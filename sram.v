==> flow/design.v <==
`timescale 1ns / 1ps
module SRAM(dat_in,addr_in,w_en,clk,read_d);
    input wire [3:0] dat_in;
    input wire [7:0] addr_in;
    input wire w_en, clk;
    output wire [3:0] read_d;
reg [3:0] ram[255:0] ;
reg [7:0] addr_reg = 8'b00000000;
reg [3:0] read_d_r = 4'b0000;
always @ (posedge clk)
begin
    if (w_en)begin
        ram[addr_in] = dat_in;
        addr_reg = addr_in;
        end
     else begin
        addr_reg = addr_in;
     end 
    read_d_r = ram[addr_reg];
    end
    assign read_d = read_d_r;
endmodule
Step by step through the tools: SRAM
The steps from the RTL of SRAM to its reports follow in flow order.
Line numbers count from 1 in the design file above.
Operators carry their Yosys type and port widths (W data, S select, Z words).
The mark - stands for no value.
- top module: SRAM
- clock: clk
- library: sky130hd
- timing corner: tt_025C_1v80

Word level
Counts by Yosys on the flattened word-level netlist (proc, flatten, opt, wreduce). Print and check cells are left out. Cells with the same type and inputs are merged into one.
- noted elaborated cells: 1282
- input port bits at 14
- flip-flop bits (word level) at 1028
- equal/unequal tests: 255
- reduce/logical cells: 257
- noted muxes and demuxes: 513
- operators by type and width (cell ; number):
    $reduce_or A255 Y1 ; 256
    $pmux W4 S2 ; 256
    $eq A8 B8 Y1 const B ; 128
    $pmux W4 S256 ; 1
    $mux W4 ; 256
    $eq A8 B7 Y1 const B ; 64
    $eq A8 B6 Y1 const B ; 32
    $eq A8 B5 Y1 const B ; 16
    $eq A8 B4 Y1 const B ; 8
    $eq A8 B3 Y1 const B ; 4
    $eq A8 B2 Y1 const B ; 2
    $eq A8 B1 Y1 const B ; 1
    $logic_not A8 Y1 ; 1

Depth
Depth = most cells in a row (Yosys ltp): at word level without a register or memory, in the mapped netlist without a sequential cell, where the memories' decode and read muxes count.
- depth after elaboration: 5
- ABC_AREA: 0
- gate-level depth with buffers at 18

After synthesis
Yosys stat after the flow's synthesis: flattened, memories mapped to cells. It holds for the ABC_AREA given above (unset counts as 0); a run with the other value may have another netlist.
The area totals of this step are shown rounded.
- cells by type (cell ; number):
    sky130_fd_sc_hd__dfxtp_1 ; 1028
    sky130_fd_sc_hd__mux2_2 ; 781
    sky130_fd_sc_hd__nand2_1 ; 509
    sky130_fd_sc_hd__o21ai_0 ; 332
    sky130_fd_sc_hd__nor2_1 ; 343
    sky130_fd_sc_hd__clkbuf_1 ; 326
    sky130_fd_sc_hd__a22oi_1 ; 108
    sky130_fd_sc_hd__a21oi_1 ; 142
    sky130_fd_sc_hd__nand3_1 ; 135
    sky130_fd_sc_hd__nand4_1 ; 98
    sky130_fd_sc_hd__a22o_1 ; 64
    sky130_fd_sc_hd__a32o_1 ; 50
    sky130_fd_sc_hd__a32oi_1 ; 54
    sky130_fd_sc_hd__mux2i_1 ; 45
    sky130_fd_sc_hd__nor3_1 ; 89
    sky130_fd_sc_hd__a211oi_1 ; 55
    sky130_fd_sc_hd__a221oi_1 ; 44
    sky130_fd_sc_hd__nor4_1 ; 55
Other cell types: 87; their cells: 856.
- chip area (Yosys) at 48000 µm²
- area of sequential cells at 21000 µm²
- buffers: 421
- flip-flops at 1028
- cell count at 5114

Path before layout
Path of least setup slack by OpenSTA after synthesis, without wires, with an ideal clock, recovery checks aside; 20% of the period is set as input and as output delay. Where synthesis merged equal registers, the netlist keeps one of their names.
- path kind: input port to flip-flop
- start: in addr_in[4]
- end: reg read_d_r[1]
- setup slack: 5.156 ns
- noted buffers on the path: 3
- noted setup time: 0.131 ns
- clock period: 11.7 ns
- noted external input delay: 2.340 ns
- arrival at 6.413 ns
- noted delay of the path: 4.204 ns
- noted required time: 11.569 ns
- driving pins on the path: 13
- synthesis period reached at 6.544 ns
"delay of the path" = arrival - input delay + setup time.
"driving pins on the path" counts driving pins, that of a launching flip-flop among them; a cell with two outputs on the path counts twice.
"synthesis period reached" is the clock period less the worst setup slack; recovery checks do not enter. This is arithmetic on one report: input and output delays are still those of the set period (20% each).
The rows between start and end are the longest chain of elaborated cells between them; the timing report does not say that the signal goes this way. Where chains are equally long, one stands for them.
A line is the first line of the expression or statement that the cell stems from. Yosys adds cells for indexed reads and writes and turns some case tables into memories.
- path through: sky130_fd_sc_hd__buf_2 > sky130_fd_sc_hd__buf_2 > sky130_fd_sc_hd__or4b_4 > sky130_fd_sc_hd__buf_6 > sky130_fd_sc_hd__o22ai_4 > sky130_fd_sc_hd__nor2_4 > sky130_fd_sc_hd__nor4b_1 > sky130_fd_sc_hd__mux2_2 > sky130_fd_sc_hd__a221o_1 > sky130_fd_sc_hd__or4_1 > sky130_fd_sc_hd__or4_1 > sky130_fd_sc_hd__nor4_1 > sky130_fd_sc_hd__a31oi_1
- length of the longest elaborated chain: 5
- RTL lines, path after synthesis (what ; line ; source):
    start, declared ; 4 ; input wire [7:0] addr_in;
    $eq A8 B8 Y1 ; 13 ; ram[addr_in] = dat_in;
    $reduce_or A255 Y1 ; - ;
    $pmux W4 S2 ; 13 ;
    $mux W4 ; 12 ; if (w_en)begin
    $pmux W4 S256 ; 19 ; read_d_r = ram[addr_reg];
    end, assigned ; 19 ;
    end, declared ; 9 ; reg [3:0] read_d_r = 4'b0000;

Timing after layout
Path of least setup slack in the final report of flow run 1 (OpenROAD, finished layout, wires in). Where an end is a register, its clock arrival counts in the times.
- path kind: input port to flip-flop
- start: in addr_in[0]
- end: reg read_d_r[1]
- noted required time: 10.74 ns
- clock period: 10.1 ns
- noted buffers on the path: 3
- noted external input delay: 2.02 ns
- noted setup time: 0.20 ns
- driving pins on the path: 14
- setup slack: -0.19 ns
- arrival at 10.93 ns
The rows between start and end are the longest chain of elaborated cells between them; the timing report does not say that the signal goes this way. Where chains are equally long, one stands for them.
- path through: sky130_fd_sc_hd__clkdlybuf4s50_1 > sky130_fd_sc_hd__buf_2 > sky130_fd_sc_hd__o211ai_1 > sky130_fd_sc_hd__clkbuf_2 > sky130_fd_sc_hd__nand2_1 > sky130_fd_sc_hd__a2111oi_0 > sky130_fd_sc_hd__nand3_1 > sky130_fd_sc_hd__mux2_2 > sky130_fd_sc_hd__a2111oi_0 > sky130_fd_sc_hd__o2111ai_1 > sky130_fd_sc_hd__or4b_1 > sky130_fd_sc_hd__nor4_1 > sky130_fd_sc_hd__and4b_1 > sky130_fd_sc_hd__a31oi_1
- length of the longest elaborated chain: 5
- RTL lines, path post-layout (what ; line ; source):
    start, declared ; 4 ; input wire [7:0] addr_in;
    $eq A8 B8 Y1 ; 13 ; ram[addr_in] = dat_in;
    $reduce_or A255 Y1 ; - ;
    $pmux W4 S2 ; 13 ;
    $mux W4 ; 12 ; if (w_en)begin
    $pmux W4 S256 ; 19 ; read_d_r = ram[addr_reg];
    end, assigned ; 19 ;
    end, declared ; 9 ; reg [3:0] read_d_r = 4'b0000;

Subject: flow runs of SRAM

Hi,

Stored flow runs of SRAM (2 of them; Yosys, OpenROAD, sky130hd). They differ in their settings and are not a sequence. Constraints: input delay and output delay 20% of the set period each, output load 0.01 pF.
"achieved period": clock period set for the run, less the worst setup slack. It is reckoned from that one timing run; input and output delays stay at 20% of the period that was set.
"time used up by the worst setup path" is the time allowed to the run's worst setup path (the clock period less input and output delay, where it has them) less its slack. Clock arrival times count: a late capture clock shortens it, a late launch clock lengthens it.
"total power after layout" is the tool's figure for a default switching activity; nothing was simulated.
Measured values are rounded.

Flow run 1
Settings were period_ns = 10.1; CORE_UTILIZATION = 15; SETUP_SLACK_MARGIN = 0.11; PLACE_DENSITY = 0.78; TNS_END_PERCENT = 55; GPL_TIMING_DRIVEN = 0; MIN_ROUTING_LAYER = met1; MAX_ROUTING_LAYER = met4; CAP_MARGIN = 20; CORE_MARGIN = 2; SLEW_MARGIN = 20
- noted the area of the synthesized netlist: 48000 µm²
- noted the total power after layout: 15000 µW
- noted the area of the die: 330000 µm²
- total negative slack: -0.34 ns
- standard-cell area of the final layout: 67000 µm²
- worst slack on setup checks at -0.19 ns
- time used up by the worst setup path at 8.27 ns
- critical path kind: input port to flip-flop
- achieved period at 10.291 ns
- utilization of the finished layout: 21 %
- smallest hold slack at 0.45 ns

Flow run 2
Settings were period_ns = 6.32; CORE_UTILIZATION = 47; CAP_MARGIN = 20; CORE_MARGIN = 2; SLEW_MARGIN = 20
- noted the area of the synthesized netlist: 48000 µm²
- noted the total power after layout: 20000 µW
- noted the area of the die: 110000 µm²
- total negative slack: -0.26 ns
- standard-cell area of the final layout: 59000 µm²
- worst slack on setup checks at -0.15 ns
- time used up by the worst setup path at 5.20 ns
- critical path kind: input port to flip-flop
- achieved period at 6.468 ns
- utilization of the finished layout: 58 %
- smallest hold slack at 0.45 ns

Regards
